==> flow/design.v <==
`timescale 1ns / 1ps
module multiple_five(
       mul_a,
       mul_b,
       data_five,
		 svm_enable,
		 start,
		 busy_five, 
		 clk,
		 rst_n
    );
      parameter   MUL_WIDTH  = 17;
      parameter   MUL_RESULT = 34; 
		input [MUL_WIDTH-1:0]   mul_a;   
      input [MUL_WIDTH-1:0]   mul_b; 
      input                   clk; 
      input                   rst_n;
      input start;
		input svm_enable;
      output reg busy_five; 
	   reg busy; 
      output reg [MUL_RESULT-3:0]  data_five;
		reg [MUL_RESULT-3:0]   mul_32_out;
      reg [MUL_RESULT-3:0]   mul_out; 
		reg [MUL_RESULT-1:0]   mul_out_reg;  
		reg                    msb; 
		reg                    msb_reg_0; 
		reg                     msb_reg_1; 
		reg                    msb_reg_2; 
		reg                    msb_reg_3; 
		reg [MUL_WIDTH-1:0]   mul_a_reg;
		reg [MUL_WIDTH-1:0]   mul_b_reg;
       reg [MUL_RESULT-2:0]   stored0;
		 reg [MUL_RESULT-2:0]   stored1; 
		 reg [MUL_RESULT-2:0]   stored2; 
		 reg [MUL_RESULT-2:0]   stored3; 
		 reg [MUL_RESULT-2:0]   stored4; 
		 reg [MUL_RESULT-2:0]   stored5; 
		 reg [MUL_RESULT-2:0]   stored6; 
		 reg [MUL_RESULT-2:0]   stored7;
		 reg [MUL_RESULT-2:0]   stored8; 
		 reg [MUL_RESULT-2:0]   stored9;
		 reg [MUL_RESULT-2:0]   stored10; 
		 reg [MUL_RESULT-2:0]   stored11; 
		 reg [MUL_RESULT-2:0]   stored12; 
		 reg [MUL_RESULT-2:0]   stored13; 
		 reg [MUL_RESULT-2:0]   stored14; 
		 reg [MUL_RESULT-2:0]   stored15;
       reg [MUL_RESULT-2:0]   stored16;
       reg [MUL_RESULT-2:0]   add0_0; 
		 reg [MUL_RESULT-2:0]   add0_1; 
		 reg [MUL_RESULT-2:0]   add0_2; 
		 reg [MUL_RESULT-2:0]   add0_3; 
		 reg [MUL_RESULT-2:0]   add0_4; 
		 reg [MUL_RESULT-2:0]   add0_5; 
		 reg [MUL_RESULT-2:0]   add0_6; 
		 reg [MUL_RESULT-2:0]   add0_7;
		 reg [MUL_RESULT-2:0]   add1_0; 
		 reg [MUL_RESULT-2:0]   add1_1; 
		 reg [MUL_RESULT-2:0]   add1_2; 
		 reg [MUL_RESULT-2:0]   add1_3;
		 reg [MUL_RESULT-2:0]   add2_0; 
		 reg [MUL_RESULT-2:0]   add2_1;
		 reg [MUL_RESULT-1:0]   add3_0;
		 reg [7:0] mul_sub; 
		always @ ( posedge clk or negedge rst_n ) 
      begin 
      if ( !rst_n ) 
       begin 
         mul_a_reg <= 17'b0;
         mul_b_reg <= 17'b0;
		   stored0 <= 33'b0; 
			stored1 <= 33'b0; 
			stored2 <= 33'b0;    
			stored3 <= 33'b0; 
			stored4 <= 33'b0; 
			stored5 <= 33'b0;
			stored6 <= 33'b0; 
			stored7 <= 33'b0;
			stored8 <= 33'b0; 
			stored9 <= 33'b0; 
			stored10 <= 33'b0; 
			stored11 <= 33'b0; 
			stored12 <= 33'b0;  
			stored13 <= 33'b0;     
			stored14 <= 33'b0;  
			stored15 <= 33'b0;
		   stored16 <= 33'b0;	
		add0_0 <= 33'b0;  
		add0_1 <= 33'b0;    
		add0_2 <= 33'b0;    
		add0_3 <= 33'b0;
		add0_4 <= 33'b0; 
		add0_5 <= 33'b0;     
		add0_6 <= 33'b0;     
		add0_7 <= 33'b0;
		add1_0 <= 33'b0; 
		add1_1 <= 33'b0;
		add1_2 <= 33'b0;
		add1_3 <= 33'b0; 
		add2_0 <= 33'b0; 
		add2_1 <= 33'b0;
		add3_0 <= 33'b0;
		msb <= 1'b0; 
		msb_reg_0 <= 1'b0;
		msb_reg_1 <= 1'b0;
		msb_reg_2 <= 1'b0; 
		msb_reg_3 <= 1'b0; 
		mul_out_reg <= 34'b0;
		mul_out <= 32'b0;
      mul_32_out <= 32'b0;	
      data_five <= 32'b0; 
		mul_sub <= 8'b0;
		busy_five <= 1'b1;
      busy <= 1'b1;	
    end
		else if(svm_enable == 1'b1)
		begin 
		if(start == 1'b1)
		begin  
			busy_five <= 1'b1;
			busy <= 1'b1;
			mul_sub <= mul_sub + 1; 
			mul_a_reg <= (mul_a[16]==0)?  mul_a : {1'b0,~mul_a[15:0]+1'b1};          
			mul_b_reg <= (mul_b[16]==0)?  mul_b : {1'b0,~mul_b[15:0]+1'b1};
			msb_reg_0 <= mul_a[16] ^ mul_b[16]; 
			msb_reg_1 <= msb_reg_0;         
			msb_reg_2 <= msb_reg_1;          
			msb_reg_3 <= msb_reg_2;         
			msb <= msb_reg_3;          
			stored0 <= mul_b_reg[0] ? {17'b0,mul_a_reg[15:0]}       : 33'b0;         
			stored1 <= mul_b_reg[1] ? {16'b0,mul_a_reg[15:0],1'b0}  : 33'b0;          
			stored2 <= mul_b_reg[2] ? {15'b0,mul_a_reg[15:0],2'b0}  : 33'b0;          
			stored3 <= mul_b_reg[3] ? {14'b0,mul_a_reg[15:0],3'b0}  : 33'b0;          
			stored4 <= mul_b_reg[4] ? {13'b0,mul_a_reg[15:0],4'b0}  : 33'b0;          
			stored5 <= mul_b_reg[5] ? {12'b0,mul_a_reg[15:0],5'b0}  : 33'b0;         
			stored6 <= mul_b_reg[6] ? {11'b0,mul_a_reg[15:0],6'b0}  : 33'b0;         
			stored7 <= mul_b_reg[7] ? {10'b0,mul_a_reg[15:0],7'b0}  : 33'b0;          
			stored8 <= mul_b_reg[8] ? {9'b0,mul_a_reg[15:0],8'b0}  : 33'b0;          
			stored9 <= mul_b_reg[9] ? {8'b0,mul_a_reg[15:0],9'b0}  : 33'b0;          
			stored10 <= mul_b_reg[10] ? {7'b0,mul_a_reg[15:0],10'b0}  : 33'b0;          
			stored11 <= mul_b_reg[11] ? {6'b0,mul_a_reg[15:0],11'b0}  : 33'b0;          
			stored12 <= mul_b_reg[12] ? {5'b0,mul_a_reg[15:0],12'b0}  : 33'b0;          
			stored13 <= mul_b_reg[13] ? {4'b0,mul_a_reg[15:0],13'b0}  : 33'b0;          
			stored14 <= mul_b_reg[14] ? {3'b0,mul_a_reg[15:0],14'b0}  : 33'b0;         
			stored15 <= mul_b_reg[15] ? {2'b0,mul_a_reg[15:0],15'b0}  : 33'b0; 
			stored16 <= mul_b_reg[16] ? {1'b0,mul_a_reg[15:0],16'b0}  : 33'b0; 
			add0_0 <= stored0 + stored1;        
			add0_1 <= stored2 + stored3;         
			add0_2 <= stored4 + stored5;        
			add0_3 <= stored6 + stored7;         
			add0_4 <= stored8 + stored9;          
			add0_5 <= stored10 + stored11;         
			add0_6 <= stored12 + stored13;      
			add0_7 <= stored14 + stored15;         
			add1_0 <= add0_0 + add0_1;         
			add1_1 <= add0_2 + add0_3;         
			add1_2 <= add0_4 + add0_5;      
			add1_3 <= add0_6 + add0_7;         
			add2_0 <= add1_0 + add1_1;         
			add2_1 <= add1_2 + add1_3;          
			add3_0 <= (add2_0 + add2_1) + stored16;
			mul_out_reg <= (add3_0==0)? 34'b0 : {msb,add3_0[32:0]};
			mul_32_out <= (mul_out_reg[33]==0)?(mul_out_reg[31:0]):(0 - mul_out_reg[31:0]);
			mul_out <= (mul_32_out[31:0] == 0)? 32'b0 : mul_32_out;	
			data_five <= mul_out;
			if(mul_sub >= 10)
				begin
					  busy <= 1'b0;
			        busy_five <= busy;
				end
			end
			else if(start == 1'b0)
			begin
				mul_sub <= 0;
			end
   end
end
endmodule
# From RTL to reports: multiple_five
# What the tools print for multiple_five, step after step.
# Lines are those of the file above, counted from 1.
# Cell names lack the library's common part.
# The mark - stands for no value.
[design] top_module="multiple_five" clk_port="clk" cell_library="sky130hd" lib_corner="tt_025C_1v80"

# After elaboration
# Source: Yosys, flattened and elaborated, memories not mapped. Widths are those after wreduce. Registers that Yosys merges into a memory's read port (data or address) are not register bits. Print and check cells do not count. Equal cells are merged and count once.
[bits] reg_bits=1235 latchBits=0 output_inout_bits=33 romBits=0 ramBits=0 clocked_rd_ports_x_width=0 word_cells=98 mem_count=0
[op_classes] addsub=20 equal=0 bitwise=3 multipliers=0 div=0 shifts=0 mux=25 cmp=1 reduce_logical=3
[ops] operator="33-bit adder" n=14
[ops] operator="32-bit 2-to-1 mux" n=3
[ops] operator="16-bit 2-to-1 mux" n=3
[ops] operator="33-bit by 33-bit adder with 34-bit output" n=1
[ops] operator="34-bit by 33-bit adder with 34-bit output" n=1
[ops] operator="34-bit zero test" n=1
[ops] operator="34-bit 2-to-1 mux" n=1
[ops] operator="1-bit by 32-bit subtractor with 32-bit output with constant A" n=1
[ops] operator="16-bit by 1-bit adder with 16-bit output with constant B" n=2
[ops] operator="16-bit NOT" n=2
[ops] operator="32-bit zero test" n=1
[ops] operator="31-bit 2-to-1 mux" n=1
[ops] operator="30-bit 2-to-1 mux" n=1
[ops] operator="29-bit 2-to-1 mux" n=1
[ops] operator="28-bit 2-to-1 mux" n=1
[ops] operator="27-bit 2-to-1 mux" n=1
[ops] operator="26-bit 2-to-1 mux" n=1
[ops] operator="25-bit 2-to-1 mux" n=1
[ops] operator="24-bit 2-to-1 mux" n=1
[ops] operator="23-bit 2-to-1 mux" n=1
[ops] operator="22-bit 2-to-1 mux" n=1
[ops] operator="21-bit 2-to-1 mux" n=1
[ops] operator="20-bit 2-to-1 mux" n=1
[ops] operator="19-bit 2-to-1 mux" n=1
[ops] operator="18-bit 2-to-1 mux" n=1
[ops] operator="17-bit 2-to-1 mux" n=1
[ops] operator="8-bit by 1-bit adder with 8-bit output with constant B" n=1
[ops] operator="8-bit by 4-bit greater-or-equal comparator with 1-bit output with constant B" n=1
# Other operator kinds: 4; their cells: 5.

# Depth
# Yosys ltp: most cells in a row. Word level: on the elaborated netlist, between registers, memories and ports. Mapped: between sequential cells and ports; inverters and the memories' decode and read muxes count.
[depth] word_depth=3 ABC_AREA=1 depth_mapped=13 depth_no_buf=13

# Mapped cells and area
# The flow's flattened synthesis, as Yosys stat reports it; memories are mapped. The netlist is that of the ABC_AREA named above (0 if unset); the other value can give another one.
# The area totals of this step are shown rounded.
[mapped] stdcells=5623 flip_flops=745 yosys_area_mm2=0.043 seqArea_mm2=0.0186 n_buf=205
[by_type] cell="dfrtp_1" n=743
[by_type] cell="nand2_1" n=1958
[by_type] cell="ha_1" n=241
[by_type] cell="o21ai_0" n=402
[by_type] cell="nand3_1" n=361
[by_type] cell="inv_1" n=461
[by_type] cell="o31ai_1" n=231
[by_type] cell="a21oi_1" n=296
[by_type] cell="nor2_1" n=341
[by_type] cell="buf_2" n=129
[by_type] cell="xnor2_1" n=62
[by_type] cell="nand3b_1" n=57
[by_type] cell="fa_1" n=15
[by_type] cell="nand4_1" n=40
[by_type] cell="clkbuf_1" n=58
[by_type] cell="o22ai_1" n=29
[by_type] cell="nor3_1" n=35
[by_type] cell="o31ai_2" n=12
# Not listed: further types 26, cells in them 152.

# Timing after synthesis
# Path of least setup slack by OpenSTA after synthesis, without wires, with an ideal clock, recovery checks aside; 20% of the period is set as input and as output delay. Where synthesis merged equal registers, the netlist keeps one of their names.
[synth_timing] kind="register -> register" from="reg add2_0[8]" to="reg add3_0[20]" clock_period_ns=3.36 path_slack_ns=1.539 n_path_buf=0 t_first_pin_ns=0.000 arrival_time_ns=1.704 required_ns=3.243 path_delay_ns=1.821 setup_time_ns=0.117 driving_pins=11 period_less_setup_slack_ns=1.821
# "path_delay_ns" = arrival - input delay + setup time.
# "driving_pins": output pins that drive a net of the path, with the launching flip-flop's if there is one; two outputs of one cell count as two.
# "period_less_setup_slack_ns" is the clock period less the worst setup slack; recovery checks do not enter. This is arithmetic on one report: input and output delays are still those of the set period (20% each).
# The rows between start and end are the longest chain of elaborated cells between them; the timing report does not say that the signal goes this way. Where chains are equally long, one stands for them.
# A line is the first line of the expression or statement that the cell stems from. Yosys adds cells for indexed reads and writes and turns some case tables into memories.
[synth_via] path_cell_list="dfrtp_1 ha_1 fa_1 inv_1 nor2_1 nor2_1 o21bai_1 nand2_1 nand3b_1 nand3_1 nand2_1" elab_chain_cells=2 cone_cells=2 lines_between=1 cone_classes="2 x add/sub"
[synth_rtl] item="start, declared" line=62 text="reg [MUL_RESULT-2:0] add2_0;"
[synth_rtl] item="start, assigned" line=101 text="add2_0 <= 33'b0;"
[synth_rtl] item="start, assigned" line=160 text="add2_0 <= add1_0 + add1_1;"
[synth_rtl] item="33-bit by 33-bit adder with 34-bit output" line=162 text="add3_0 <= (add2_0 + add2_1) + stored16;"
[synth_rtl] item="34-bit by 33-bit adder with 34-bit output" line=162
[synth_rtl] item="end, assigned" line=103 text="add3_0 <= 33'b0;"
[synth_rtl] item="end, assigned" line=162
[synth_rtl] item="end, declared" line=64 text="reg [MUL_RESULT-1:0] add3_0;"

# Path in the finished layout
# Path of least setup slack in the final report of flow run A (OpenROAD, finished layout, wires in). Where an end is a register, its clock arrival counts in the times.
[layout_timing] kind="input -> register" from="in svm_enable" to="reg mul_32_out[3]" path_slack_ns=1.77 n_path_buf=2 arrival_time_ns=3.19 setup_time_ns=0.08 required_ns=4.96 driving_pins=6 t_first_pin_ns=0.88 clock_period_ns=4.41 input_delay_ns=0.88
# The rows between start and end are the longest chain of elaborated cells between them; the timing report does not say that the signal goes this way. Where chains are equally long, one stands for them.
[layout_via] path_cell_list="clkdlybuf4s50_1 nand2_8 inv_8 buf_12 o21ai_0 o22ai_1" elab_chain_cells=1 cone_cells=1 lines_between=0 cone_classes="1 x reduce/logical"
[layout_rtl] item="start, declared" line=19 text="input svm_enable;"
[layout_rtl] item="2-bit AND reduction"
[layout_rtl] item="end, assigned" line=111 text="mul_32_out <= 32'b0;"
[layout_rtl] item="end, assigned" line=164 text="mul_32_out <= (mul_out_reg[33]==0)?(mul_out_reg[31:0]):(0 - mul_out_reg[31:0]);"
[layout_rtl] item="end, declared" line=23 text="reg [MUL_RESULT-3:0] mul_32_out;"

# Top module multiple_five; platform sky130hd; tools Yosys and OpenROAD; 2 stored runs in no particular order. Input and output delays are each 20% of the period that was set; the output load is 0.01 pF.
# "achievedPeriod_ns" = clock period - worst setup slack. The figure is calculated, with input and output delays left at 20% of the set period.
# "totalPower_mw": no workload was simulated; the value follows from the tool's default switching activity.
# Measured values are rounded.
run="flow run A" settings period_ns=4.41 CORE_UTILIZATION=61 SETUP_SLACK_MARGIN=0.82 PLACE_DENSITY=0.9 CORE_MARGIN=2 CELL_PAD_IN_SITES_GLOBAL_PLACEMENT=1 TNS_END_PERCENT=15 ABC_AREA=1 GPL_TIMING_DRIVEN=1 CTS_CLUSTER_DIAMETER=189 CAP_MARGIN=25 SLEW_MARGIN=20
run="flow run A" results total_die_area_mm2=0.0726 synthesis_area_mm2=0.043 utilization_frac=0.676 totalPower_mw=26.2 achievedPeriod_ns=2.641 final_setup_ws_ns=1.77
run="flow run B" settings period_ns=2.73 CORE_UTILIZATION=57 CAP_MARGIN=20 CORE_MARGIN=2 SLEW_MARGIN=20
run="flow run B" results synthesis_area_mm2=0.0396 totalPower_mw=39.4 utilization_frac=0.66 final_setup_ws_ns=0.047 total_die_area_mm2=0.0716 achievedPeriod_ns=2.683
